==> flow/design.v <==
module coffee_machine(
    input clk,
    input rst,
    input bean_check,
    input start_btn,
    input [2:0] mode_select,  
    output reg cup_placed,
    output reg milk_dispense,
    output reg coffee_dispense,
    output reg sugar_dispense,
    output reg water_dispense,
    output reg stirrer_action,
    output reg done
);
  reg [2:0] current_state;
  localparam S_IDLE = 3'b000,
             S_CHECK_BEANS = 3'b001,
             S_SELECT_MODE = 3'b010,
             S_PROCESS = 3'b011,
             S_DISPENSE = 3'b100,
             S_DONE = 3'b101;
  always @(posedge clk) begin
    if (rst) begin
      current_state <= S_IDLE;
      cup_placed <= 0;
      milk_dispense <= 0;
      coffee_dispense <= 0;
      sugar_dispense <= 0;
      water_dispense <= 0;
      stirrer_action <= 0;
      done <= 0;
    end else begin
      case (current_state)
        S_IDLE: begin
          if (bean_check)
            current_state <= S_CHECK_BEANS;
        end
        S_CHECK_BEANS: begin
          current_state <= S_SELECT_MODE;
        end
        S_SELECT_MODE: begin
          if (start_btn) begin
            current_state <= S_PROCESS;
            cup_placed <= 1;  
          end
        end
        S_PROCESS: begin
          case (mode_select)
            3'b000: begin  
              milk_dispense <= 1;
              sugar_dispense <= 1;
              stirrer_action <= 1;
            end
            3'b001: begin  
              milk_dispense <= 1;
              stirrer_action <= 1;
            end
            3'b010: begin  
              coffee_dispense <= 1;
              sugar_dispense <= 1;
              stirrer_action <= 1;
              water_dispense <=1;
            end
            3'b011: begin  
              coffee_dispense <= 1;
              stirrer_action <= 1;
              water_dispense <=1;
            end
            3'b100: begin  
              coffee_dispense <= 1;
              milk_dispense <= 1;
              sugar_dispense <= 1;
              stirrer_action <= 1;
            end
            3'b101: begin  
              coffee_dispense <= 1;
              milk_dispense <= 1;
              stirrer_action <= 1;
            end
          endcase
          current_state <= S_DISPENSE;
        end
        S_DISPENSE: begin
          milk_dispense <= 0;
          coffee_dispense <= 0;
          sugar_dispense <= 0;
          water_dispense <= 0;
          stirrer_action <= 0;
          done <= 1;
          current_state <= S_DONE;
        end
        S_DONE: begin
          done <= 0;
          current_state <= S_IDLE;
          cup_placed <= 0;
        end
        default: current_state <= S_IDLE;
      endcase
    end
  end
endmodule
## Step by step through the tools: coffee_machine

What the tools print for coffee_machine, step after step.
Line numbers count from 1 in the design file above.
Operators carry their Yosys type and port widths (W data, S select, Z words).
Cell names lack the library's common part.
The mark n/a stands for no value.

| inputs | value |
|---|---|
| design top | coffee_machine |
| clock input | clk |
| standard-cell library | sky130hd |
| corner | tt_025C_1v80 |

## Word level

Counts by Yosys on the flattened word-level netlist (proc, flatten, opt, wreduce; memories kept). Register bits leave out memories and registers merged into their read ports (data or address). Print and check cells are left out. Cells with the same type and inputs are merged into one.

| storage and ports | value |
|---|---|
| output and inout bits | 7 |
| elaborated cells | 58 |
| input port bits | 7 |
| register bits after elaboration | 10 |

| cells by class | value |
|---|---|
| reduce/logical cells | 17 |
| multiplexer cells | 16 |
| equal/unequal tests | 17 |

Operator list:

| kind | number |
|---|---|
| $pmux W3 S5 | 1 |
| $ne A2 B2 Y1 const B | 7 |
| $reduce_and A2 Y1 | 7 |
| $pmux W1 S2 | 7 |
| $eq A3 B2 Y1 const B | 4 |
| $eq A3 B3 Y1 const B | 4 |
| $reduce_or A4 Y1 | 2 |
| $reduce_bool A2 Y1 | 3 |
| $eq A3 B1 Y1 const B | 2 |
| $logic_not A3 Y1 | 2 |
| $reduce_or A6 Y1 | 1 |
| $mux W3 | 2 |
| $mux W1 | 6 |
| $reduce_or A3 Y1 | 1 |
| $reduce_or A2 Y1 | 1 |

## Depth

Depth = most cells in a row (Yosys ltp): at word level without a register or memory, in the mapped netlist without a sequential cell, where the memories' decode and read muxes count.

| logic depth | value |
|---|---|
| depth after elaboration | 4 |
| ABC_AREA | 0 |
| depth in mapped cells | 3 |
| gate-level depth less buffers | 3 |

## After synthesis

Yosys stat after the flow's synthesis: flattened, memories mapped to cells. It holds for the ABC_AREA given above (unset counts as 0); a run with the other value may have another netlist.

Cells by type:

| cell | number | total area (um^2) |
|---|---|---|
| dfxtp_1 | 13 | 260.25 |
| a21oi_1 | 5 | 25.024 |
| nor2_1 | 6 | 22.522 |
| o21ai_0 | 4 | 20.019 |
| a2bb2oi_1 | 2 | 17.517 |
| nand2_1 | 4 | 15.014 |
| nand2b_4 | 1 | 13.763 |
| nand2b_1 | 2 | 12.512 |
| nor2b_1 | 2 | 12.512 |
| inv_1 | 3 | 11.261 |
| mux2_1 | 1 | 11.261 |
| a21bo_2 | 1 | 10.01 |
| nand3_1 | 2 | 10.01 |
| o32a_1 | 1 | 10.01 |
| a21o_2 | 1 | 8.758 |
| xnor2_1 | 1 | 8.758 |
| and3_2 | 1 | 7.507 |
| nor3b_1 | 1 | 7.507 |

Not listed: further types 2, cells in them 2.

| synthesis totals | value |
|---|---|
| cells in the netlist | 53 |
| flip-flop cells | 13 |
| sequential part of the area | 260.2 um^2 |
| buffers | 1 |
| synthesis area | 495.5 um^2 |

## Timing after synthesis

Path of least setup slack by OpenSTA after synthesis, without wires, with an ideal clock, recovery checks aside; 20% of the period is set as input and as output delay. Where synthesis merged equal registers, the netlist keeps one of their names.

| path post-synthesis | value |
|---|---|
| path type | register -> register |
| start | register current_state |
| end | register sugar_dispense |
| driving pins on the path | 4 |
| library setup time | 0.071 ns |
| clock period | 0.964 ns |
| data required time | 0.893 ns |
| arrival time | 0.899 ns |
| time at the first pin | 0.000 ns |
| path delay | 0.970 ns |
| setup slack | -0.005 ns |
| synthesis period reached | 0.969 ns |

"path delay" is the arrival time less input delay plus setup time.
"driving pins on the path": output pins that drive a net of the path, with the launching flip-flop's if there is one; two outputs of one cell count as two.
"synthesis period reached" = period - worst setup slack (recovery checks aside). The figure is calculated, with input and output delays left at 20% of the set period.
Where an end lacks its bit number, it is one bit of the signal, or one of the new flip-flops if synthesis recoded a state register.
The rows between start and end are the longest chain of elaborated cells between them; the timing report does not say that the signal goes this way. Where chains are equally long, one stands for them.
A line is the first line of the expression or statement that the cell stems from. Yosys adds cells for indexed reads and writes and turns some case tables into memories.
A register here has more assigning lines than the two given.

| on the way, post-synthesis | value |
|---|---|
| cell sequence | dfxtp_1 > nand2b_4 > mux2_1 > a21oi_1 |
| length of the longest elaborated chain | 3 |

Ends and longest elaborated chain, post-synthesis:

| item | line | source |
|---|---|---|
| start: declaration | 15 | `reg [2:0] current_state;` |
| start: assignment | 24 | `current_state <= S_IDLE;` |
| start: assignment | 36 | `current_state <= S_CHECK_BEANS;` |
| $eq A3 B2 Y1 | 33 | `case (current_state)` |
| $ne A2 B2 Y1 | n/a |  |
| $reduce_and A2 Y1 | n/a |  |
| end: assignment | 28 | `sugar_dispense <= 0;` |
| end: assignment | 51 | `sugar_dispense <= 1;` |
| end: declaration | 10 | `output reg sugar_dispense,` |

## Timing after layout

From the final timing report of flow run B: the path of least setup slack in the routed layout; clock arrival at registers is part of the times.

| path post-layout | value |
|---|---|
| path type | input -> register |
| start | input mode_select[0] |
| end | register sugar_dispense |
| arrival time | 1.23 ns |
| library setup time | 0.06 ns |
| driving pins on the path | 4 |
| clock period | 1.05 ns |
| input delay | 0.21 ns |
| data required time | 1.25 ns |
| time at the first pin | 0.21 ns |
| setup slack | 0.03 ns |

The rows between start and end are the longest chain of elaborated cells between them; the timing report does not say that the signal goes this way. Where chains are equally long, one stands for them.
A register here has more assigning lines than the two given.

| on the way, post-layout | value |
|---|---|
| cell sequence | clkdlybuf4s50_1 > a21oi_2 > mux2_1 > a21oi_2 |
| length of the longest elaborated chain | 4 |

Ends and longest elaborated chain, post-layout:

| item | line | source |
|---|---|---|
| start: declaration | 6 | `input [2:0] mode_select,` |
| $eq A3 B3 Y1 | 48 | `case (mode_select)` |
| $reduce_or A3 Y1 | n/a |  |
| $mux W1 | 48 |  |
| $pmux W1 S2 | 33 | `case (current_state)` |
| end: assignment | 28 | `sugar_dispense <= 0;` |
| end: assignment | 51 | `sugar_dispense <= 1;` |
| end: declaration | 10 | `output reg sugar_dispense,` |

Module coffee_machine, platform sky130hd: 2 stored runs of the flow (Yosys, OpenROAD) with differing settings, in no particular order. Input and output delays are each 20% of the period that was set; the output load is 0.01 pF.
"clock period achieved" = clock period - worst setup slack. The figure is calculated, with input and output delays left at 20% of the set period.
"critical path time": the worst setup path's part of the clock period (all of it between registers, 20% less for each end at a port) less its slack. A launch clock that arrives late makes it longer, a capture clock that arrives late makes it shorter.
"total power after layout" rests on the timing tool's default activity at the inputs, not on a simulated workload.

#### Flow run A

| setting | value |
|---|---|
| period_ns | `0.786` |
| CORE_UTILIZATION | `67` |
| SETUP_SLACK_MARGIN | `0.18` |
| PLACE_DENSITY_LB_ADDON | `0.13` |
| CORE_ASPECT_RATIO | `1.91` |
| TNS_END_PERCENT | `95` |
| GPL_ROUTABILITY_DRIVEN | `1` |
| CTS_CLUSTER_SIZE | `95` |
| CAP_MARGIN | `20` |
| CORE_MARGIN | `2` |
| SLEW_MARGIN | `20` |

Did not finish, floorplanning stopped with PDN-0185.

#### Flow run B

| setting | value |
|---|---|
| period_ns | `1.05` |
| CORE_UTILIZATION | `33` |
| CAP_MARGIN | `20` |
| CORE_MARGIN | `2` |
| SLEW_MARGIN | `20` |

| result | value |
|---|---|
| netlist area reported by Yosys | 495.5 um^2 |
| area inside the die boundary | 1,827.6 um^2 |
| standard-cell area of the final layout | 737.0 um^2 |
| post-route utilization | 54.6 % |
| worst setup slack after layout | 0.026 ns |
| total negative setup slack | 0.000 ns |
| worst hold slack | 0.396 ns |
| total power after layout | 0.0009133 W |
| clock period achieved | 1.024 ns |
| critical path time | 0.81 ns |
| worst setup path kind | input -> register |
